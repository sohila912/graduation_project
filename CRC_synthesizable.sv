==> flow/design.v <==
module CRC_synthesizable (
    input  logic        clk,
    input  logic        rst,
    input  logic        start,
    input  logic [7:0]  data_in,
    output logic        done,
    output logic [21:0] data_out   
);
    typedef enum logic [1:0] {
        IDLE    = 2'b00,
        ENCODE  = 2'b01,
        FINISH  = 2'b10
    } state_t;
    state_t current_state, next_state;
    logic [7:0]  message_reg;
    logic [13:0] crc_stage [0:8];   
    logic [21:0] result;
    logic [13:0] crc_comb;
    assign crc_stage[0] = 14'b0;
    genvar i;
    generate
        for (i = 0; i < 8; i++) begin : crc_gen
            wire fb = message_reg[7 - i] ^ crc_stage[i][13];
            assign crc_stage[i+1][0]  = fb;
            assign crc_stage[i+1][1]  = crc_stage[i][0];
            assign crc_stage[i+1][2]  = crc_stage[i][1];
            assign crc_stage[i+1][3]  = crc_stage[i][2] ^ fb;
            assign crc_stage[i+1][4]  = crc_stage[i][3] ^ fb;
            assign crc_stage[i+1][5]  = crc_stage[i][4];
            assign crc_stage[i+1][6]  = crc_stage[i][5];
            assign crc_stage[i+1][7]  = crc_stage[i][6] ^ fb;
            assign crc_stage[i+1][8]  = crc_stage[i][7] ^ fb;
            assign crc_stage[i+1][9]  = crc_stage[i][8];
            assign crc_stage[i+1][10] = crc_stage[i][9] ^ fb;
            assign crc_stage[i+1][11] = crc_stage[i][10];
            assign crc_stage[i+1][12] = crc_stage[i][11];
            assign crc_stage[i+1][13] = crc_stage[i][12];
        end
    endgenerate
    assign crc_comb = crc_stage[8];   
    always_ff @(posedge clk or posedge rst) begin
        if (rst) begin
            current_state <= IDLE;
            done          <= 1'b0;
            result        <= 22'b0;
            message_reg   <= 8'b0;
        end else begin
            current_state <= next_state;
            case (current_state)
                IDLE: begin
                    done <= 1'b0;
                    if (start) begin
                        message_reg <= data_in;
                    end
                end
                ENCODE: begin
                end
                FINISH: begin
                    result <= {message_reg, crc_comb};
                    done   <= 1'b1;
                end
            endcase
        end
    end
    always_comb begin
        case (current_state)
            IDLE:    next_state = (start) ? ENCODE : IDLE;
            ENCODE:  next_state = FINISH;
            FINISH:  next_state = IDLE;
            default: next_state = IDLE;
        endcase
    end
    assign data_out = result;
endmodule
Step by step through the tools: CRC_synthesizable
Tool output for the design above, in the order of the flow.
Line numbers count from 1 in the design file above.
Operators carry their Yosys type and port widths (W data, S select, Z words).
Cell names lack the library's common part.
{"block": "inputs", "top_module": "CRC_synthesizable", "clock": "clk", "lib": "sky130hd", "pvt_corner": "tt_025C_1v80"}

Word level
Yosys after proc, flatten, opt, wreduce and memory -nomap, before mapping. Print and check cells are not counted. Equal cells are merged and count once.
{"block": "bits", "elab_cells": 41, "in_bits": 11, "register_bits": 33, "output_inout_bits": 23}
{"block": "classes", "mux": 3, "n_logic": 29, "n_reduce_logical": 3, "n_eq": 2}
{"block": "op_table", "cell": "$xor A1 B1 Y1", "n": 29}
{"block": "op_table", "cell": "$pmux W2 S2", "n": 1}
{"block": "op_table", "cell": "$eq A2 B1 Y1 const B", "n": 1}
{"block": "op_table", "cell": "$eq A2 B2 Y1 const B", "n": 1}
{"block": "op_table", "cell": "$logic_not A2 Y1", "n": 1}
{"block": "op_table", "cell": "$reduce_and A2 Y1", "n": 1}
{"block": "op_table", "cell": "$reduce_bool A2 Y1", "n": 1}
{"block": "op_table", "cell": "$pmux W1 S2", "n": 1}
{"block": "op_table", "cell": "$mux W1", "n": 1}

Depth
Depth = most cells in a row (Yosys ltp): at word level without a register or memory, in the mapped netlist without a sequential cell, where the memories' decode and read muxes count.
{"block": "logic_depth", "depth_word": 4, "abc_area": 0, "mapped_depth": 4, "mapped_depth_nobuf": 3}

Mapped cells and area
Yosys stat after the flow's synthesis: flattened, memories mapped to cells. It holds for the ABC_AREA given above (unset counts as 0); a run with the other value may have another netlist.
Totals and module areas in this step are rounded.
{"block": "by_type", "cell_type": "dfrtp_1", "n": 33, "area_total_um2": 825.792}
{"block": "by_type", "cell_type": "mux2_2", "n": 22, "area_total_um2": 247.738}
{"block": "by_type", "cell_type": "xnor2_1", "n": 18, "area_total_um2": 157.651}
{"block": "by_type", "cell_type": "xnor3_1", "n": 2, "area_total_um2": 45.043}
{"block": "by_type", "cell_type": "a21oi_1", "n": 8, "area_total_um2": 40.038}
{"block": "by_type", "cell_type": "nor2_1", "n": 8, "area_total_um2": 30.029}
{"block": "by_type", "cell_type": "xnor2_4", "n": 1, "area_total_um2": 27.526}
{"block": "by_type", "cell_type": "dfstp_2", "n": 1, "area_total_um2": 26.275}
{"block": "by_type", "cell_type": "xor3_1", "n": 1, "area_total_um2": 23.773}
{"block": "by_type", "cell_type": "xor2_1", "n": 2, "area_total_um2": 17.517}
{"block": "by_type", "cell_type": "buf_2", "n": 3, "area_total_um2": 15.014}
{"block": "by_type", "cell_type": "clkbuf_1", "n": 4, "area_total_um2": 15.014}
{"block": "by_type", "cell_type": "buf_6", "n": 1, "area_total_um2": 11.261}
{"block": "by_type", "cell_type": "inv_1", "n": 3, "area_total_um2": 11.261}
{"block": "by_type", "cell_type": "a21o_1", "n": 1, "area_total_um2": 7.507}
{"block": "by_type", "cell_type": "buf_4", "n": 1, "area_total_um2": 7.507}
{"block": "by_type", "cell_type": "o21bai_1", "n": 1, "area_total_um2": 7.507}
{"block": "by_type", "cell_type": "nand2_1", "n": 1, "area_total_um2": 3.754}
{"block": "synth_totals", "mapped_area_um2": 1520, "sequential_area_um2": 852, "ffs": 34, "stdcells": 111, "buf_cells": 9}

Worst setup path after synthesis
OpenSTA on the mapped netlist: ideal clock, no wires. The path of least setup slack (recovery checks aside). Input and output delay are each 20% of the period. Register names are those of the netlist, which keeps one name where synthesis merged equal registers.
{"block": "synth_timing", "kind": "register -> register", "from": "register message_reg[1]", "to": "register result[11]", "setup_slack_ns": 0.161, "period_ns": 1.72, "t_first_pin_ns": 0.000, "setup_ns": 0.125, "driving_pins": 5, "delay_ns": 1.560, "arrival_ns": 1.435, "path_buffers": 1, "period_less_setup_slack_ns": 1.559}
"delay_ns" is the arrival time less input delay plus setup time.
"driving_pins" counts driving pins, that of a launching flip-flop among them; a cell with two outputs on the path counts twice.
"period_less_setup_slack_ns" is the clock period less the worst setup slack; recovery checks do not enter. This is arithmetic on one report: input and output delays are still those of the set period (20% each).
The rows between start and end are the longest chain of elaborated cells between them; the timing report does not say that the signal goes this way. Where chains are equally long, one stands for them.
A line is the first line of the expression or statement that the cell stems from. Yosys adds cells for indexed reads and writes and turns some case tables into memories.
{"block": "synth_via", "path_cell_list": "dfrtp_1 > buf_2 > xnor2_1 > xor3_1 > mux2_2", "elab_chain_len": 2, "cells_between": 2}
{"block": "synth_rtl", "element": "from (decl)", "line": 15, "rtl": "logic [7:0]  message_reg;"}
{"block": "synth_rtl", "element": "from (assign)", "line": 46, "rtl": "message_reg   <= 8'b0;"}
{"block": "synth_rtl", "element": "from (assign)", "line": 53, "rtl": "message_reg <= data_in;"}
{"block": "synth_rtl", "element": "$xor A1 B1 Y1", "line": 23, "rtl": "wire fb = message_reg[7 - i] ^ crc_stage[i][13];"}
{"block": "synth_rtl", "element": "$xor A1 B1 Y1", "line": 34, "rtl": "assign crc_stage[i+1][10] = crc_stage[i][9] ^ fb;"}
{"block": "synth_rtl", "element": "to (assign)", "line": 45, "rtl": "result        <= 22'b0;"}
{"block": "synth_rtl", "element": "to (assign)", "line": 59, "rtl": "result <= {message_reg, crc_comb};"}
{"block": "synth_rtl", "element": "to (decl)", "line": 17, "rtl": "logic [21:0] result;"}

Worst path after layout
Path of least setup slack in the final report of run 1 (OpenROAD, finished layout, wires in). Where an end is a register, its clock arrival counts in the times.
{"block": "layout_timing", "kind": "register -> register", "from": "register message_reg[2]", "to": "register result[10]", "t_first_pin_ns": 0.28, "setup_slack_ns": -0.04, "arrival_ns": 1.52, "period_ns": 1.32, "path_buffers": 0, "setup_ns": 0.11, "driving_pins": 4}
The rows between start and end are the longest chain of elaborated cells between them; the timing report does not say that the signal goes this way. Where chains are equally long, one stands for them.
{"block": "layout_via", "path_cell_list": "dfrtp_2 > xnor2_2 > xnor3_1 > mux2_2", "elab_chain_len": 3, "cells_between": 3}
{"block": "layout_rtl", "element": "from (decl)", "line": 15, "rtl": "logic [7:0]  message_reg;"}
{"block": "layout_rtl", "element": "from (assign)", "line": 46, "rtl": "message_reg   <= 8'b0;"}
{"block": "layout_rtl", "element": "from (assign)", "line": 53, "rtl": "message_reg <= data_in;"}
{"block": "layout_rtl", "element": "$xor A1 B1 Y1", "line": 23, "rtl": "wire fb = message_reg[7 - i] ^ crc_stage[i][13];"}
{"block": "layout_rtl", "element": "$xor A1 B1 Y1", "line": 32, "rtl": "assign crc_stage[i+1][8]  = crc_stage[i][7] ^ fb;"}
{"block": "layout_rtl", "element": "$xor A1 B1 Y1", "line": 34, "rtl": "assign crc_stage[i+1][10] = crc_stage[i][9] ^ fb;"}
{"block": "layout_rtl", "element": "to (assign)", "line": 45, "rtl": "result        <= 22'b0;"}
{"block": "layout_rtl", "element": "to (assign)", "line": 59, "rtl": "result <= {message_reg, crc_comb};"}
{"block": "layout_rtl", "element": "to (decl)", "line": 17, "rtl": "logic [21:0] result;"}

Ticket comment

Stored flow runs of CRC_synthesizable (2 of them; Yosys, OpenROAD, sky130hd). They differ in their settings and are not a sequence. Constraints: input delay and output delay 20% of the set period each, output load 0.01 pF.
"period_less_ws_ns" = clock period - worst setup slack. The figure is calculated, with input and output delays left at 20% of the set period.
"worst_path_time_ns" is the time allowed to the run's worst setup path (the clock period less input and output delay, where it has them) less its slack. Clock arrival times count: a late capture clock shortens it, a late launch clock lengthens it.
By "fin_power_uw" is meant OpenSTA's value without simulated activity: inputs other than the clock are taken to toggle once in ten clock periods, and the tool carries that through the logic.
Measured values are rounded.

Run 1
==> flow/run.sh <==
#!/bin/bash
# the make line also repeats the synthesis and layout settings of config.mk as NAME=value (left out here)
make -C /OpenROAD-flow-scripts/flow DESIGN_CONFIG=/design/flow/config.mk WORK_HOME=/design/flow/orfs CLKGATE_MAP_FILE= finish
==> flow/config.mk <==
export PLATFORM = sky130hd
export DESIGN_NAME = CRC_synthesizable
export DESIGN_NICKNAME = CRC_synthesizable
export VERILOG_FILES = /design/flow/design.v
export SDC_FILE = /design/flow/constraint.sdc
export NUM_CORES = 4
export LEC_CHECK = 0
export CAP_MARGIN = 20
export CORE_MARGIN = 2
export CORE_UTILIZATION = 40
export SLEW_MARGIN = 20
==> flow/constraint.sdc <==
create_clock -name core_clock -period 1.32 [get_ports {clk}]
set_input_delay 0.2640 -clock core_clock [delete_from_list [all_inputs] [get_ports {clk}]]
set_output_delay 0.2640 -clock core_clock [all_outputs]
set_load 0.01 [all_outputs]

==> results of run 1, as JSON <==
{
  "total_die_area_um2": 4310,
  "final_cell_area_um2": 2180,
  "fin_ws_ns": -0.036,
  "total_negative_slack_ns": -0.042,
  "worst_path_time_ns": 1.36,
  "timing.worst_path_kind": "register -> register",
  "synth_area_um2": 1520,
  "finish.utilization_pct": 59.6,
  "fin_power_uw": 6250,
  "period_less_ws_ns": 1.356
}

Run 2
==> flow/run.sh <==
#!/bin/bash
# the make line also repeats the synthesis and layout settings of config.mk as NAME=value (left out here)
make -C /OpenROAD-flow-scripts/flow DESIGN_CONFIG=/design/flow/config.mk WORK_HOME=/design/flow/orfs CLKGATE_MAP_FILE= finish
==> flow/config.mk <==
export PLATFORM = sky130hd
export DESIGN_NAME = CRC_synthesizable
export DESIGN_NICKNAME = CRC_synthesizable
export VERILOG_FILES = /design/flow/design.v
export SDC_FILE = /design/flow/constraint.sdc
export NUM_CORES = 4
export LEC_CHECK = 0
export ABC_AREA = 1
export CAP_MARGIN = 25
export CELL_PAD_IN_SITES_DETAIL_PLACEMENT = 1
export CORE_MARGIN = 2
export CORE_UTILIZATION = 51
export CTS_CLUSTER_DIAMETER = 148
export CTS_CLUSTER_SIZE = 70
export MAX_ROUTING_LAYER = met4
export MIN_ROUTING_LAYER = met1
export PLACE_DENSITY_LB_ADDON = 0.09
export SLEW_MARGIN = 20
==> flow/constraint.sdc <==
create_clock -name core_clock -period 1.26 [get_ports {clk}]
set_input_delay 0.2520 -clock core_clock [delete_from_list [all_inputs] [get_ports {clk}]]
set_output_delay 0.2520 -clock core_clock [all_outputs]
set_load 0.01 [all_outputs]

==> results of run 2, as JSON <==
{
  "outcome": "stopped before the end: clock tree synthesis reported DPL-0033"
}
